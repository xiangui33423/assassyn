==> flow/design.v <==
module fifo #(
    parameter WIDTH = 8,
    parameter DEPTH_LOG2 = 2  
) (
    input  logic               clk,
    input  logic               rst_n,
    input  logic               push_valid,
    input  logic [WIDTH - 1:0] push_data,
    output logic               push_ready,
    output logic               pop_valid,
    output logic [WIDTH - 1:0] pop_data,
    input  logic               pop_ready
);
generate
    if (DEPTH_LOG2 == 0) begin : single_element_fifo
        logic fifo_full; 
        assign push_ready = ~fifo_full || (fifo_full && pop_ready); 
        assign pop_valid  = fifo_full;                              
        always @(posedge clk or negedge rst_n) begin
            if (!rst_n) begin
                fifo_full <= 1'b0;
                pop_data <= 'x;
            end else begin
                if (push_valid && pop_ready) begin
                    pop_data <= push_data; 
                    fifo_full <= 1'b1;     
                end
                else if (push_valid && ~fifo_full) begin
                    pop_data <= push_data; 
                    fifo_full <= 1'b1;     
                end
                else if (pop_ready && fifo_full) begin
                    fifo_full <= 1'b0;     
                    pop_data <= 'x;        
                end
            end
        end
    end else begin : multi_element_fifo
        logic [(DEPTH_LOG2 != 0 ? DEPTH_LOG2 - 1 : 0):0] front;
        logic [(DEPTH_LOG2 != 0 ? DEPTH_LOG2 - 1 : 0):0] back;
        logic [(DEPTH_LOG2 + 1):0] count;
        logic [WIDTH - 1:0] q[0:(1 << DEPTH_LOG2)-1];
        logic [(DEPTH_LOG2 + 1):0] new_count;
        logic [(DEPTH_LOG2 != 0 ? DEPTH_LOG2 - 1 : 0):0] new_front;
        logic temp_pop_valid;
        assign new_count = count + (push_valid ? 1 : 0) - (pop_ready ? 1 : 0);
        assign new_front = front + (pop_ready && count != 0 ? 1 : 0);
        always @(posedge clk or negedge rst_n) begin
            if (!rst_n) begin
                front <= 0;
                back <= 0;
                pop_valid <= 1'b0;
                pop_data <= 'x;
                count <= 0;
                push_ready <= 1'b1;
            end else begin
                if (push_valid && new_count <= (1 << DEPTH_LOG2)) begin
                    q[back] <= push_data;
                    back <= (back + 1);
                end
                front <= new_front;
                count <= new_count;
                push_ready <= new_count < (1 << DEPTH_LOG2);
                temp_pop_valid = new_count != 0 || push_valid;
                pop_valid <= temp_pop_valid;
                pop_data <= temp_pop_valid ? (new_front == back && push_valid ? push_data : q[new_front]) : 'x;
            end
        end
    end
endgenerate
endmodule
## Reports on fifo

The steps from the RTL of fifo to its reports follow in flow order.
Line numbers count from 1 in the design file above.
Cell names lack the library's common part.
Not given: n/a

- Design top: fifo
- Clock port: clk
- Library: sky130hd
- Library corner: tt_025C_1v80

## After elaboration

Source: Yosys, flattened and elaborated. Widths are those after wreduce. Registers that Yosys merges into a memory's read port (data or address) are not register bits. Print and check cells do not count. Equal cells are merged and count once.

- $add $sub $neg: 4
- Magnitude comparators: 2
- Equality and inequality tests: 7
- Multiplexer cells: 6
- Reduce/logical cells: 12

Operators with widths:

| cell | number |
|---|---|
| 8-bit case mux with 4-bit select | 1 |
| 8-bit 2-to-1 mux | 2 |
| 3-bit AND reduction | 4 |
| 2-bit == test with constant B | 4 |
| 4-bit nonzero test | 2 |
| 2-bit by 1-bit == test with 1-bit output with constant B | 2 |
| 2-bit zero test | 2 |
| 4-bit by 1-bit adder with 4-bit output | 1 |
| 4-bit by 1-bit subtractor with 4-bit output | 1 |
| 4-bit by 3-bit less-or-equal comparator with 1-bit output with constant B | 1 |
| 4-bit by 3-bit less-than comparator with 1-bit output with constant B | 1 |
| 1-bit logical AND | 3 |
| 1-bit 2-to-1 mux | 3 |
| 2-bit by 1-bit adder with 2-bit output | 1 |
| 2-bit by 1-bit adder with 2-bit output with constant B | 1 |
| 2-bit == test | 1 |
| 1-bit logical OR | 1 |

- Flip-flop bits (word level): 50
- Output and inout bits: 10

## Logic depth

Depth = most cells in a row (Yosys ltp): at word level without a register or memory, in the mapped netlist without a sequential cell, where the memories' decode and read muxes count.

- Word-level depth: 8
- ABC_AREA: 0
- Gate-level depth with buffers: 9

## Netlist

The flow's flattened synthesis, as Yosys stat reports it; memories are mapped. The netlist is that of the ABC_AREA named above (0 if unset); the other value can give another one.
Totals and module areas in this step are rounded.

Cell types:

| type | number |
|---|---|
| edfxtp_1 | 32 |
| dfrtp_1 | 17 |
| mux4_2 | 8 |
| ha_1 | 10 |
| mux2_2 | 9 |
| inv_1 | 14 |
| xnor2_1 | 4 |
| and3_1 | 5 |
| a2111oi_4 | 1 |
| xnor2_4 | 1 |
| dfstp_2 | 1 |
| fa_1 | 1 |
| a21oi_1 | 2 |
| nand3_2 | 1 |
| or4_1 | 1 |
| a31oi_1 | 1 |
| nand2b_1 | 1 |
| or2_2 | 1 |

Other cell types: 3; their cells: 3.

- Cell count: 113
- Mapped area: 2100 sq um
- Flip-flop cells: 50

## Path before layout

OpenSTA on the mapped netlist: ideal clock, no wires. The path of least setup slack (recovery checks aside). Input and output delay are each 20% of the period. Register names are those of the netlist, which keeps one name where synthesis merged equal registers.

- Path kind: in2reg
- From: input port pop_ready
- To: register multi_element_fifo.q[0][0]
- Period: 3.24 ns
- Input delay: 0.648 ns
- Library setup time: 0.332 ns
- Time at the first pin: 0.648 ns
- Data arrival time: 2.551 ns
- Setup slack: 0.357 ns
- Path delay: 2.235 ns
- Stages on the path: 8
- Path buffers: 0
- Period reached after synthesis: 2.883 ns

"path delay" = arrival - input delay + setup time.
"stages on the path" counts driving pins, that of a launching flip-flop among them; a cell with two outputs on the path counts twice.
"period reached after synthesis" is the clock period less the worst setup slack; recovery checks do not enter. This is arithmetic on one report: input and output delays are still those of the set period (20% each).
Between the ends stands the longest chain of elaborated cells between them, by number of cells; it is not shown to be the way that was timed. Of several equally long chains one is given.
Each line given opens the expression or statement behind the cell; cells for indexed reads and writes are added by Yosys, which also makes memories of some case tables.

- Cell sequence: ha_1 -> inv_1 -> ha_1 -> inv_1 -> fa_1 -> nand2b_1 -> a2111oi_4 -> and3_1
- Cells in the longest elaborated chain: 5
- Elaborated cells between the ends (all ways): 5
- Classes of those cells: add/sub: 1; compare: 1; mux: 1; reduce/logical: 2

Ends and longest elaborated chain, post-synthesis:

| what | line | source |
|---|---|---|
| start, declared | 12 | `input  logic               pop_ready` |
| 1-bit 2-to-1 mux | 46 | `assign new_count = count + (push_valid ? 1 : 0) - (pop_ready ? 1 : 0);` |
| 4-bit by 1-bit subtractor with 4-bit output | 46 |  |
| 4-bit by 3-bit less-or-equal comparator with 1-bit output | 57 | `if (push_valid && new_count <= (1 << DEPTH_LOG2)) begin` |
| 1-bit logical AND | 57 |  |
| 3-bit AND reduction | n/a |  |
| end, assigned | 58 | `q[back] <= push_data;` |
| end, declared | 42 | `logic [WIDTH - 1:0] q[0:(1 << DEPTH_LOG2)-1];` |

## Worst path after layout

Path of least setup slack in the final report of stored run 1 (OpenROAD, finished layout, wires in). Where an end is a register, its clock arrival counts in the times.

- Path kind: reg2reg
- From: register multi_element_fifo.count[0]
- To: register multi_element_fifo.q[3][5]
- Period: 1.75 ns
- Library setup time: 0.29 ns
- Time at the first pin: 0.31 ns
- Data arrival time: 2.64 ns
- Setup slack: -0.88 ns
- Stages on the path: 11
- Path buffers: 1

Between the ends stands the longest chain of elaborated cells between them, by number of cells; it is not shown to be the way that was timed. Of several equally long chains one is given.

- Cell sequence: dfrtp_1 -> inv_2 -> ha_4 -> inv_4 -> ha_4 -> inv_2 -> fa_2 -> nand2b_4 -> a2111oi_4 -> buf_4 -> and3_4
- Cells in the longest elaborated chain: 5
- Elaborated cells between the ends (all ways): 5
- Classes of those cells: add/sub: 2; compare: 1; reduce/logical: 2

Ends and longest elaborated chain, after layout:

| what | line | source |
|---|---|---|
| start, declared | 41 | `logic [(DEPTH_LOG2 + 1):0] count;` |
| start, assigned | 54 | `count <= 0;` |
| start, assigned | 62 | `count <= new_count;` |
| 4-bit by 1-bit adder with 4-bit output | 46 | `assign new_count = count + (push_valid ? 1 : 0) - (pop_ready ? 1 : 0);` |
| 4-bit by 1-bit subtractor with 4-bit output | 46 |  |
| 4-bit by 3-bit less-or-equal comparator with 1-bit output | 57 | `if (push_valid && new_count <= (1 << DEPTH_LOG2)) begin` |
| 1-bit logical AND | 57 |  |
| 3-bit AND reduction | n/a |  |
| end, assigned | 58 | `q[back] <= push_data;` |
| end, declared | 42 | `logic [WIDTH - 1:0] q[0:(1 << DEPTH_LOG2)-1];` |

==> results <==
Below are 2 stored runs of the flow (Yosys, OpenROAD; platform sky130hd) on fifo, each with its settings and what was measured, unordered. Constraints: input delay and output delay 20% of the set period each, output load 0.01 pF.
"period reached": clock period set for the run, less the worst setup slack. It is reckoned from that one timing run; input and output delays stay at 20% of the period that was set.
"critical path time" means the part of the period allowed to the worst setup path (the constraints hold back 20% at inputs and 20% at outputs) less its slack; where the path has registers, the arrival times of their clocks count too.
By "power consumption" is meant OpenSTA's value without simulated activity: inputs other than the clock are taken to toggle once in ten clock periods, and the tool carries that through the logic.
Measured values are rounded.

### Stored run 1

==> flow/run.sh <==
#!/bin/bash
# the make line also repeats the synthesis and layout settings of config.mk as NAME=value (left out here)
make -C /OpenROAD-flow-scripts/flow DESIGN_CONFIG=/design/flow/config.mk WORK_HOME=/design/flow/orfs CLKGATE_MAP_FILE= finish
==> flow/config.mk <==
export PLATFORM = sky130hd
export DESIGN_NAME = fifo
export DESIGN_NICKNAME = fifo
export VERILOG_FILES = /design/flow/design.v
export SDC_FILE = /design/flow/constraint.sdc
export NUM_CORES = 4
export LEC_CHECK = 0
export CAP_MARGIN = 20
export CELL_PAD_IN_SITES_DETAIL_PLACEMENT = 1
export CORE_MARGIN = 2
export CORE_UTILIZATION = 52
export CTS_CLUSTER_SIZE = 24
export GPL_TIMING_DRIVEN = 1
export MAX_ROUTING_LAYER = met4
export PLACE_DENSITY_LB_ADDON = 0.28
export SETUP_SLACK_MARGIN = -0.04
export SLEW_MARGIN = 20
export TNS_END_PERCENT = 20
==> flow/constraint.sdc <==
create_clock -name core_clock -period 1.75 [get_ports {clk}]
set_input_delay 0.3500 -clock core_clock [delete_from_list [all_inputs] [get_ports {clk}]]
set_output_delay 0.3500 -clock core_clock [all_outputs]
set_load 0.01 [all_outputs]

Results of stored run 1:
- Setup slack of the worst path: -0.88 ns
- Area inside the die boundary: 4500 sq um
- Final worst hold slack: 0.59 ns
- Summed negative setup slack: -35 ns
- Power consumption: 5.4 mW
- Mapped cell area after synthesis: 2100 sq um
- Critical path time: 2.63 ns
- Critical path type: reg2reg
- Utilization after layout: 71%
- Period reached: 2.628 ns
- Standard-cell area after layout: 2700 sq um

### Stored run 2

==> flow/run.sh <==
#!/bin/bash
# the make line also repeats the synthesis and layout settings of config.mk as NAME=value (left out here)
make -C /OpenROAD-flow-scripts/flow DESIGN_CONFIG=/design/flow/config.mk WORK_HOME=/design/flow/orfs CLKGATE_MAP_FILE= finish
==> flow/config.mk <==
export PLATFORM = sky130hd
export DESIGN_NAME = fifo
export DESIGN_NICKNAME = fifo
export VERILOG_FILES = /design/flow/design.v
export SDC_FILE = /design/flow/constraint.sdc
export NUM_CORES = 4
export LEC_CHECK = 0
export CAP_MARGIN = 20
export CELL_PAD_IN_SITES_DETAIL_PLACEMENT = 1
export CELL_PAD_IN_SITES_GLOBAL_PLACEMENT = 2
export CORE_ASPECT_RATIO = 1.92
export CORE_MARGIN = 2
export CORE_UTILIZATION = 30
export CTS_CLUSTER_DIAMETER = 129
export CTS_CLUSTER_SIZE = 30
export GPL_ROUTABILITY_DRIVEN = 1
export MIN_ROUTING_LAYER = met2
export PLACE_DENSITY_LB_ADDON = 0.12
export SETUP_SLACK_MARGIN = -0.04
export SLEW_MARGIN = 20
export TNS_END_PERCENT = 100
==> flow/constraint.sdc <==
create_clock -name core_clock -period 4.46 [get_ports {clk}]
set_input_delay 0.8920 -clock core_clock [delete_from_list [all_inputs] [get_ports {clk}]]
set_output_delay 0.8920 -clock core_clock [all_outputs]
set_load 0.01 [all_outputs]

Results of stored run 2:
- Mapped cell area after synthesis: 2100 sq um
- Standard-cell area after layout: 2500 sq um
- Utilization after layout: 38%
- Period reached: 3.613 ns
- Area inside the die boundary: 7600 sq um
- Summed negative setup slack: 0.000 ns
- Critical path time: 2.72 ns
- Critical path type: in2reg
- Final worst hold slack: 0.58 ns
- Power consumption: 1.8 mW
- Setup slack of the worst path: 0.85 ns
