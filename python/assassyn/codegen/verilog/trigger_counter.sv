==> flow/design.v <==
module trigger_counter #(
    parameter WIDTH = 8
) (
  input logic clk,
  input logic rst_n,
  input  logic [WIDTH-1:0] delta,
  output logic             delta_ready,
  input  logic             pop_ready,
  output logic             pop_valid
);
logic [WIDTH-1:0] count;
logic [WIDTH-1:0] temp;
logic [WIDTH-1:0] new_count;
assign temp = count + delta;
assign new_count = temp >= (pop_ready ? 1 : 0) ? temp - (pop_ready ? 1 : 0) : 0;
always @(posedge clk or negedge rst_n) begin
  if (!rst_n) begin
    count <= '0;
  end else begin
    delta_ready <= new_count != {WIDTH{1'b1}};
    count <= new_count;
    pop_valid <= (new_count != 0 || delta != 0);
  end
end
endmodule
Reports on trigger_counter
The steps from the RTL of trigger_counter to its reports follow in flow order.
Line numbers count from 1 in the design file above.
{"block": "setup", "top": "trigger_counter", "clk_port": "clk", "library": "sky130hd", "corner": "tt_025C_1v80"}

Elaborated design
Source: Yosys, flattened and elaborated, memories not mapped. Widths are those after wreduce; folded enables and synchronous resets count as part of the registers. Registers that Yosys merges into a memory's read port (data or address) are not register bits. Print and check cells do not count. Equal cells are merged and count once.
{"block": "bits", "output_inout_bits": 2, "ff_bits": 10}
{"block": "classes", "n_eq": 1, "addsub": 2, "reduce_logical": 3, "n_cmp": 1, "mux": 2}
{"block": "op_table", "cell": "greater-or-equal comparator 8 x 32 -> 1 bit", "count": 1}
{"block": "op_table", "cell": "nonzero test 8 bit", "count": 2}
{"block": "op_table", "cell": "subtractor 8 x 1 -> 8 bit", "count": 1}
{"block": "op_table", "cell": "adder 8 bit", "count": 1}
{"block": "op_table", "cell": "!= test 8 bit with constant B", "count": 1}
{"block": "op_table", "cell": "2-to-1 mux 8 bit", "count": 1}
{"block": "op_table", "cell": "logical OR 1 bit", "count": 1}
{"block": "op_table", "cell": "2-to-1 mux 1 bit", "count": 1}

Logic depth
Longest topological path by Yosys (ltp), each cell counted once; first at word level (registers and memories cut), then after technology mapping (sequential cells cut; the memories' decode and read muxes count).
{"block": "depth", "ltp_word": 5, "abc_area": 0, "mapped_depth": 9, "mapped_depth_nobuf": 9}

Mapped cells and area
Source: synth_stat.txt of the flow (Yosys; design flattened, memories mapped). It holds for the ABC_AREA given above (unset counts as 0); a run with the other value may have another netlist.
{"block": "synth_totals", "area_um2": 942.2, "n_buf": 2, "sequential_area_um2": 260.2, "flip_flops": 10, "mapped_cells": 101}
{"block": "types", "type": "sky130_fd_sc_hd__dfrtp_1", "count": 8, "area_total_um2": 200.192}
{"block": "types", "type": "sky130_fd_sc_hd__ha_1", "count": 9, "area_total_um2": 112.608}
{"block": "types", "type": "sky130_fd_sc_hd__edfxtp_1", "count": 2, "area_total_um2": 60.058}
{"block": "types", "type": "sky130_fd_sc_hd__nor2_1", "count": 11, "area_total_um2": 41.29}
{"block": "types", "type": "sky130_fd_sc_hd__a21oi_1", "count": 8, "area_total_um2": 40.038}
{"block": "types", "type": "sky130_fd_sc_hd__xnor2_1", "count": 4, "area_total_um2": 35.034}
{"block": "types", "type": "sky130_fd_sc_hd__xor2_1", "count": 4, "area_total_um2": 35.034}
{"block": "types", "type": "sky130_fd_sc_hd__o311ai_4", "count": 1, "area_total_um2": 26.275}
{"block": "types", "type": "sky130_fd_sc_hd__and3_1", "count": 4, "area_total_um2": 25.024}
{"block": "types", "type": "sky130_fd_sc_hd__nand4_1", "count": 4, "area_total_um2": 25.024}
{"block": "types", "type": "sky130_fd_sc_hd__fa_1", "count": 1, "area_total_um2": 20.019}
{"block": "types", "type": "sky130_fd_sc_hd__inv_1", "count": 5, "area_total_um2": 18.768}
{"block": "types", "type": "sky130_fd_sc_hd__nor2b_1", "count": 3, "area_total_um2": 18.768}
{"block": "types", "type": "sky130_fd_sc_hd__a211o_1", "count": 2, "area_total_um2": 17.517}
{"block": "types", "type": "sky130_fd_sc_hd__o311ai_2", "count": 1, "area_total_um2": 16.266}
{"block": "types", "type": "sky130_fd_sc_hd__a221oi_2", "count": 1, "area_total_um2": 15.014}
{"block": "types", "type": "sky130_fd_sc_hd__nand3_1", "count": 3, "area_total_um2": 15.014}
{"block": "types", "type": "sky130_fd_sc_hd__nor3_1", "count": 3, "area_total_um2": 15.014}
Not listed: further types 22, cells in them 27.

Timing after synthesis
OpenSTA on the mapped netlist: ideal clock, no wires. The path of least setup slack (recovery checks aside). Input and output delay are each 20% of the period. Register names are those of the netlist, which keeps one name where synthesis merged equal registers.
{"block": "synth_path", "kind": "in2reg", "start": "in delta[0]", "end": "reg delta_ready", "driving_pins": 8, "arrival_time_ps": 2687, "delay_ps": 2346, "required_time_ps": 2789, "setup_slack_ps": 102, "setup_ps": 271, "input_delay_ps": 612, "tclk_ps": 3060, "n_path_buf": 0, "synth_period_reached_ps": 2958}
"delay_ps" is the arrival time less input delay plus setup time.
"driving_pins" counts driving pins, that of a launching flip-flop among them; a cell with two outputs on the path counts twice.
"synth_period_reached_ps" = period - worst setup slack (recovery checks aside). The figure is calculated, with input and output delays left at 20% of the set period.
Between the ends stands the longest chain of elaborated cells between them, by number of cells; it is not shown to be the way that was timed. Of several equally long chains one is given.
Each line given opens the expression or statement behind the cell; cells for indexed reads and writes are added by Yosys, which also makes memories of some case tables.
{"block": "synth_between", "cell_sequence": "sky130_fd_sc_hd__ha_1 -> sky130_fd_sc_hd__fa_1 -> sky130_fd_sc_hd__a211o_1 -> sky130_fd_sc_hd__and3_4 -> sky130_fd_sc_hd__o311ai_2 -> sky130_fd_sc_hd__nor4_1 -> sky130_fd_sc_hd__a2111oi_0 -> sky130_fd_sc_hd__nand4_1", "elab_chain_len": 4, "cells_between": 5, "cone_lines": 3, "classes_between": "2 x add/sub; 1 x compare; 1 x eq/ne; 1 x mux"}
{"block": "synth_rtl", "element": "from (decl)", "line": 6, "rtl": "input  logic [WIDTH-1:0] delta,"}
{"block": "synth_rtl", "element": "adder 8 bit", "line": 14, "rtl": "assign temp = count + delta;"}
{"block": "synth_rtl", "element": "subtractor 8 x 1 -> 8 bit", "line": 15, "rtl": "assign new_count = temp >= (pop_ready ? 1 : 0) ? temp - (pop_ready ? 1 : 0) : 0;"}
{"block": "synth_rtl", "element": "2-to-1 mux 8 bit", "line": 15}
{"block": "synth_rtl", "element": "!= test 8 bit", "line": 20, "rtl": "delta_ready <= new_count != {WIDTH{1'b1}};"}
{"block": "synth_rtl", "element": "to (assign)", "line": 20}
{"block": "synth_rtl", "element": "to (decl)", "line": 7, "rtl": "output logic             delta_ready,"}

Timing after layout
Path of least setup slack in the final report of entry A (OpenROAD, finished layout, wires in). Where an end is a register, its clock arrival counts in the times.
The report prints the path's times to 10 ps; the period is as set.
{"block": "layout_path", "kind": "in2reg", "start": "in delta[0]", "end": "reg delta_ready", "n_path_buf": 1, "arrival_time_ps": 3780, "setup_ps": 260, "driving_pins": 9, "input_delay_ps": 1000, "required_time_ps": 5020, "setup_slack_ps": 1240, "tclk_ps": 5010}
Between the ends stands the longest chain of elaborated cells between them, by number of cells; it is not shown to be the way that was timed. Of several equally long chains one is given.
{"block": "layout_between", "cell_sequence": "sky130_fd_sc_hd__clkdlybuf4s50_1 -> sky130_fd_sc_hd__ha_1 -> sky130_fd_sc_hd__fa_1 -> sky130_fd_sc_hd__a211o_1 -> sky130_fd_sc_hd__and3_4 -> sky130_fd_sc_hd__o311ai_2 -> sky130_fd_sc_hd__nor4_1 -> sky130_fd_sc_hd__a2111oi_0 -> sky130_fd_sc_hd__nand4_1", "elab_chain_len": 4, "cells_between": 5, "cone_lines": 3, "classes_between": "2 x add/sub; 1 x compare; 1 x eq/ne; 1 x mux"}
{"block": "layout_rtl", "element": "from (decl)", "line": 6, "rtl": "input  logic [WIDTH-1:0] delta,"}
{"block": "layout_rtl", "element": "adder 8 bit", "line": 14, "rtl": "assign temp = count + delta;"}
{"block": "layout_rtl", "element": "subtractor 8 x 1 -> 8 bit", "line": 15, "rtl": "assign new_count = temp >= (pop_ready ? 1 : 0) ? temp - (pop_ready ? 1 : 0) : 0;"}
{"block": "layout_rtl", "element": "2-to-1 mux 8 bit", "line": 15}
{"block": "layout_rtl", "element": "!= test 8 bit", "line": 20, "rtl": "delta_ready <= new_count != {WIDTH{1'b1}};"}
{"block": "layout_rtl", "element": "to (assign)", "line": 20}
{"block": "layout_rtl", "element": "to (decl)", "line": 7, "rtl": "output logic             delta_ready,"}

## Implementation results

Below are 2 stored runs of the flow (Yosys, OpenROAD; platform sky130hd) on trigger_counter, each with its settings and what was measured, unordered. Constraints: input delay and output delay 20% of the set period each, output load 0.01 pF.
"total_power_w": no workload was simulated; the value follows from the tool's default switching activity.

{"run": "entry A", "settings": { "period_ns": 5.01, "CORE_UTILIZATION": 67, "PLACE_DENSITY_LB_ADDON": 0.03, "CORE_MARGIN": 10, "CELL_PAD_IN_SITES_DETAIL_PLACEMENT": 0, "TNS_END_PERCENT": 75, "GPL_ROUTABILITY_DRIVEN": 0, "MIN_ROUTING_LAYER": "met1", "CAP_MARGIN": 20, "SLEW_MARGIN": 20 }, "results": { "total_power_w": 0.00076, "synth_chip_area_um2": 942.2, "fin_tns_ps": 0, "final_stdcell_area_um2": 1091.0, "dieArea_um2": 3306.2, "setup_worst_slack_ps": 1243, "holdWs_ps": 883 }}
{"run": "entry B", "settings": { "period_ns": 5.51, "CORE_UTILIZATION": 30, "SETUP_SLACK_MARGIN": 1.63, "PLACE_DENSITY": 0.63, "CELL_PAD_IN_SITES_GLOBAL_PLACEMENT": 3, "CELL_PAD_IN_SITES_DETAIL_PLACEMENT": 2, "GPL_TIMING_DRIVEN": 0, "GPL_ROUTABILITY_DRIVEN": 0, "CTS_CLUSTER_SIZE": 72, "CTS_CLUSTER_DIAMETER": 260, "CAP_MARGIN": 20, "CORE_MARGIN": 2, "SLEW_MARGIN": 20 }, "results": { "total_power_w": 0.0007309, "synth_chip_area_um2": 942.2, "fin_tns_ps": 0, "final_stdcell_area_um2": 1178.6, "dieArea_um2": 3604.8, "setup_worst_slack_ps": 1740, "holdWs_ps": 917 }}
